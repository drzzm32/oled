==> flow/design.v <==
module OLED(clk, rst, scl, sda);
	input clk, rst;
	output scl, sda;
	wire sign;
	reg[31:0] step;
	reg[7:0] dc, data;
	reg cls;
	IICSend send(clk, cls, scl, sda, dc, data, sign);
	initial begin
		step <= 32'b0;
		dc <= 8'h80;
		data <= 8'b0;
	end
	always @(posedge clk) begin
		if (!rst) begin 
			step <= 32'b0;
			dc <= 8'h80;
			data <= 8'b0;
		end
		case (step)
			8'd01: begin
				dc <= 8'h00;
				data <= 8'hAE;
				cls <= 1;
			end
			8'd02: cls <= 0;
			8'd03: begin
				data <= 8'h00;
				cls <= 1;
			end
			default: cls <= 1;
		endcase
		if (!step[7] && sign) step <= step + 32'b1;
	end
endmodule
module IICSend(clk, rst, scl, sda, dc, dat, sign);
	input clk, rst;
	input[7:0] dc, dat;
	output scl, sda, sign;
	wire isign;
	reg[7:0] step, type, data;
	reg sign;
	IIC iic(clk, rst, scl, sda, type, data, isign);
	initial begin
		step <= 8'b0;
		type <= 8'd0;
	end
	always @(posedge clk) begin
		if (!rst) begin 
			step <= 8'b0;
			type <= 8'd0;
		end
		case (step)
			8'd00: type <= 8'd0;
			8'd01: type <= 8'd1;
			8'd02: type <= 8'd0;
			8'd03: data <= 8'h7A;
			8'd04: type <= 8'd4;
			8'd05: type <= 8'd0;
			8'd06: type <= 8'd3;
			8'd07: type <= 8'd0;
			8'd08: data <= dc;
			8'd09: type <= 8'd4;
			8'd10: type <= 8'd0;
			8'd11: type <= 8'd3;
			8'd12: type <= 8'd0;
			8'd13: data <= dat;
			8'd14: type <= 8'd4;
			8'd15: type <= 8'd0;
			8'd16: type <= 8'd3;
			8'd17: type <= 8'd0;
			8'd18: type <= 8'd2;
			default: step <= 8'h80;
		endcase
		if (!step[7] && isign) step <= step + 8'b1;
		sign <= step[7];
	end
endmodule
module IIC(clk, rst, scl, sda, type, data, sign);
	input clk, rst;
	input[7:0] type, data;
	output scl, sda, sign;
	reg[8:0] step;
	reg scl, sda, sign;
	initial begin
		step <= 8'b0;
		sign <= 0;
	end
	always @(posedge clk) begin
		if (!rst) begin 
			step <= 8'b0;
			sign <= 0;
		end
		case (type)
			8'd0: step <= 8'h81;
			8'd1: begin
				if (step == 8'h81) step <= 8'b0;
				case (step)
					8'd0: scl <= 1;
					8'd1: sda <= 1;
					8'd2: sda <= 0;
					8'd3: scl <= 0;
					default: step <= 8'h80;
				endcase
				if (!step[7]) step <= step + 8'b1;
			end
			8'd2: begin
				if (step == 8'h81) step <= 8'b0;
				case (step)
					8'd0: scl <= 1;
					8'd1: sda <= 0;
					8'd2: sda <= 1;
					default: step <= 8'h80;
				endcase
				if (!step[7]) step <= step + 8'b1;
			end
			8'd3: begin
				if (step == 8'h81) step <= 8'b0;
				case (step)
					8'd0: scl <= 1;
					8'd1: scl <= 0;
					default: step <= 8'h80;
				endcase
				if (!step[7]) step <= step + 8'b1;
			end
			8'd4: begin
				if (step == 8'h81) step <= 8'b0;
				case (step)
					8'd00: scl <= 0;
					8'd01: sda <= data[7];
					8'd02: scl <= 1;
					8'd03: scl <= 0;
					8'd04: sda <= data[6];
					8'd05: scl <= 1;
					8'd06: scl <= 0;
					8'd07: sda <= data[5];
					8'd08: scl <= 1;
					8'd09: scl <= 0;
					8'd10: sda <= data[4];
					8'd11: scl <= 1;
					8'd12: scl <= 0;
					8'd13: sda <= data[3];
					8'd14: scl <= 1;
					8'd15: scl <= 0;
					8'd16: sda <= data[2];
					8'd17: scl <= 1;
					8'd18: scl <= 0;
					8'd19: sda <= data[1];
					8'd20: scl <= 1;
					8'd21: scl <= 0;
					8'd22: sda <= data[0];
					8'd23: scl <= 1;
					8'd24: scl <= 0;
					default: step <= 8'h80;
				endcase
				if (!step[7]) step <= step + 8'b1;
			end
		endcase
		sign <= step[7];
	end
endmodule
module Cnter(rst, clk, count, out);
	input rst, clk, count;
	output out;
	reg[31:0] cnt;
	reg out;
	initial begin
		cnt <= 32'b0;
		out <= 0;
	end
	always @(posedge clk) begin
		if (!rst) begin 
			cnt <= 32'b0;
			out <= 0;
		end
		if (cnt < count) begin 
			cnt <= cnt + 32'b1;
			out <= 0;
		end else begin
			cnt <= 32'b0;
			out <= 1;
		end
	end
endmodule
From RTL to reports: OLED. The steps from the RTL of OLED to its reports follow in flow order. Line numbers count from 1 in the design file above. Library cell names are shortened. A cell with n/a has no value.

Top: OLED. Clock: clk. Standard-cell library: sky130hd. Library corner: tt_025C_1v80.

Elaborated design. Source: Yosys, flattened and elaborated, memories not mapped. Widths are those after wreduce. Registers that Yosys merges into a memory's read port (data or address) are not register bits. Print and check cells do not count. Equal cells are merged and count once.

Bits in registers: 79. The entry for input port bits reads 2. For output and inout port bits the number is 2. The entry for elaborated cells reads 128.

The figure for add/subtract/negate cells is 3. The figure for eq/ne operators is 61. The figure for muxes and demuxes is 30. Reductions and logical operators: 22.

Operators with widths (number): 9-bit two-way mux (10); 9-bit by 5-bit == test with 1-bit output with constant B (9); 9-bit by 4-bit == test with 1-bit output with constant B (8); 32-bit by 2-bit == test with 1-bit output with constant B (2); 8-bit by 4-bit == test with 1-bit output with constant B (8); 32-bit two-way mux (2); 9-bit case mux with 5-bit select (1); 8-bit by 3-bit == test with 1-bit output with constant B (5); 8-bit case mux with 5-bit select (1); 9-bit by 3-bit == test with 1-bit output with constant B (4); 32-bit by 1-bit adder with 32-bit output with constant B (1); 32-bit by 1-bit == test with 1-bit output with constant B (1); 8-bit by 2-bit == test with 1-bit output with constant B (4); 8-bit two-way mux (4); 25-bit OR reduction (1); 8-bit by 5-bit == test with 1-bit output with constant B (3); 8-bit case mux with 3-bit select (1); 19-bit OR reduction (1); 9-bit by 2-bit == test with 1-bit output with constant B (2); 8-bit by 1-bit == test with 1-bit output with constant B (2); 8-bit logical NOT (2); 8-bit OR reduction (2); 8-bit case mux with 2-bit select (1); 3-bit inequality test with constant B (4); 1-bit case mux with 2-bit select (5); 3-bit OR reduction (3); 9-bit by 1-bit adder with 9-bit output with constant B (1); 9-bit by 1-bit == test with 1-bit output with constant B (1).

Not listed: further kinds 21, cells in them 27.

Logic depth. Longest topological path by Yosys (ltp), each cell counted once; first at word level (registers and memories cut), then after technology mapping (sequential cells cut; the memories' decode and read muxes count).

The entry for depth after elaboration reads 5. The figure for ABC_AREA is 0. For depth in mapped cells the number is 7.

Synthesis result. Yosys stat after the flow's synthesis: flattened, memories mapped to cells. It holds for the ABC_AREA given above (unset counts as 0); a run with the other value may have another netlist.

Cells by type (number): edfxtp_1 (50); dfxtp_1 (13); nor2_1 (55); ha_1 (11); and2_1 (18); a21oi_1 (22); o21ai_0 (18); nand3_1 (15); nand2_1 (19); nor4_1 (11); clkbuf_1 (18); inv_1 (16); nand4_1 (9); xor2_1 (6); nor2b_1 (8); and3_1 (7); or2_2 (7); a211oi_1 (5).

Not listed: further types 31, cells in them 59.

The figure for mapped cells is 367. For synthesis area the number is 3490.8 µm². The entry for sequential part of the area reads 1761.7 µm². Under mapped flip-flops stands 63.

The figures by module come from a second, unflattened synthesis with its own total; it is not the netlist above.

The figure for cells (unflattened synthesis) is 364. Area total of the unflattened synthesis: 3759.9 µm².

Each row is one instance without its submodules.

By module: OLED (times used 1, cells 111, area 1490.2 µm², sequential area 1031.0 µm²); IICSend (times used 1, cells 105, area 1159.9 µm², sequential area 590.6 µm²); IIC (times used 1, cells 148, area 1109.8 µm², sequential area 260.2 µm²).

Path before layout. Path of least setup slack by OpenSTA after synthesis, without wires, with an ideal clock, recovery checks aside; 20% of the period is set as input and as output delay. Where synthesis merged equal registers, the netlist keeps one of their names.

Path kind: reg-to-reg. Start: reg send.step[0]. End: reg send.step[0]. The entry for clock period reads 2.83 ns. The entry for arrival time reads 2.045 ns. Setup slack: 0.448 ns. For path delay the number is 2.382 ns. Under driving pins on the path stands 8. Buffers on the path: 0. The figure for synthesis period reached is 2.382 ns.

"path delay" is the arrival time less input delay plus setup time. "driving pins on the path": output pins that drive a net of the path, with the launching flip-flop's if there is one; two outputs of one cell count as two. "synthesis period reached" = period - worst setup slack (recovery checks aside). The figure is calculated, with input and output delays left at 20% of the set period. Between the ends stands the longest chain of elaborated cells between them, by number of cells; it is not shown to be the way that was timed. Of several equally long chains one is given. A line is the first line of the expression or statement that the cell stems from. Yosys adds cells for indexed reads and writes and turns some case tables into memories. A register here has more assigning lines than the two given. Only ways into the end's enable, where the timed path ends, are counted here.

Path through: edfxtp_1 -> inv_1 -> ha_1 -> or2_2 -> mux2_2 -> o311ai_0 -> nand3_1 -> nand3_1. For length of the longest elaborated chain the number is 3. The figure for elaborated cells between the ends (all ways) is 21. For source lines of those cells the number is 1.

Ends and longest elaborated chain, after synthesis: from (decl) (RTL line 41) `reg[7:0] step, type, data;`; from (assign) (RTL line 50) `step <= 8'b0;`; from (assign) (RTL line 75) `if (!step[7] && isign) step <= step + 8'b1;`; 8-bit by 2-bit == test with 1-bit output (RTL line 53) `case (step)`; 19-bit OR reduction; 3-bit by 2-bit inequality test with 1-bit output; to (assign) (RTL line 50); to (assign) (RTL line 75); to (decl) (RTL line 41).

Worst path after layout. Path of least setup slack in the final report of job 1 (OpenROAD, finished layout, wires in). Where an end is a register, its clock arrival counts in the times.

Path kind: reg-to-reg. Start: reg send.step[0]. End: reg send.step[3]. The entry for clock period reads 3.86 ns. The entry for arrival time reads 2.67 ns. Setup slack: 1.18 ns. Under driving pins on the path stands 8. Buffers on the path: 0.

Between the ends stands the longest chain of elaborated cells between them, by number of cells; it is not shown to be the way that was timed. Of several equally long chains one is given. A register here has more assigning lines than the two given. Only ways into the end's enable, where the timed path ends, are counted here.

Path through: edfxtp_1 -> inv_1 -> ha_1 -> or2_2 -> mux2_2 -> o311ai_0 -> nand3_1 -> nand3_1. For length of the longest elaborated chain the number is 3. The figure for elaborated cells between the ends (all ways) is 21. For source lines of those cells the number is 1.

Ends and longest elaborated chain, post-layout: from (decl) (RTL line 41) `reg[7:0] step, type, data;`; from (assign) (RTL line 50) `step <= 8'b0;`; from (assign) (RTL line 75) `if (!step[7] && isign) step <= step + 8'b1;`; 8-bit by 2-bit == test with 1-bit output (RTL line 53) `case (step)`; 19-bit OR reduction; 3-bit by 2-bit inequality test with 1-bit output; to (assign) (RTL line 50); to (assign) (RTL line 75); to (decl) (RTL line 41).

Below are 2 stored runs of the flow (Yosys, OpenROAD; platform sky130hd) on OLED, each with its settings and what was measured, unordered. Constraints: input delay and output delay 20% of the set period each, output load 0.01 pF. "period achieved" = clock period - worst setup slack. The figure is calculated, with input and output delays left at 20% of the set period. "time of the worst setup path" is the time allowed to the run's worst setup path (the clock period less input and output delay, where it has them) less its slack. Clock arrival times count: a late capture clock shortens it, a late launch clock lengthens it. "total power of the final layout": no workload was simulated; the value follows from the tool's default switching activity.

Job 1 has these settings: period_ns 3.86; CAP_MARGIN 20; CORE_MARGIN 2; CORE_UTILIZATION 40; SLEW_MARGIN 20. The period achieved stands at 2.681 ns. The netlist area reported by Yosys comes to 3490.8 µm². The total power of the final layout stands at 0.001874 W. The area inside the die boundary is 9490.7 µm². The measured time of the worst setup path is 2.68 ns. Worst setup path kind: reg-to-reg. For the worst-case hold slack the run shows 0.388 ns. For the sum of negative setup slack the run shows 0.000 ns. The measured area of the standard cells in the finished layout is 3763.6 µm². The final design utilization stands at 43.8%. The lowest setup slack is 1.179 ns.

Job 2 has these settings: period_ns 1.75; CORE_UTILIZATION 15; SETUP_SLACK_MARGIN 0.24; CORE_MARGIN 2; CELL_PAD_IN_SITES_DETAIL_PLACEMENT 2; CTS_CLUSTER_DIAMETER 57; SLEW_MARGIN 30; MAX_ROUTING_LAYER met5; CAP_MARGIN 20. The total power of the final layout stands at 0.006001 W. For the worst-case hold slack the run shows 0.478 ns. The measured area of the standard cells in the finished layout is 5682.9 µm². The lowest setup slack is -0.341 ns. The measured time of the worst setup path is 2.09 ns. Worst setup path kind: reg-to-reg. The final design utilization stands at 25.0%. The area inside the die boundary is 24507.9 µm². The netlist area reported by Yosys comes to 3490.8 µm². For the sum of negative setup slack the run shows -5.345 ns. The period achieved stands at 2.091 ns.
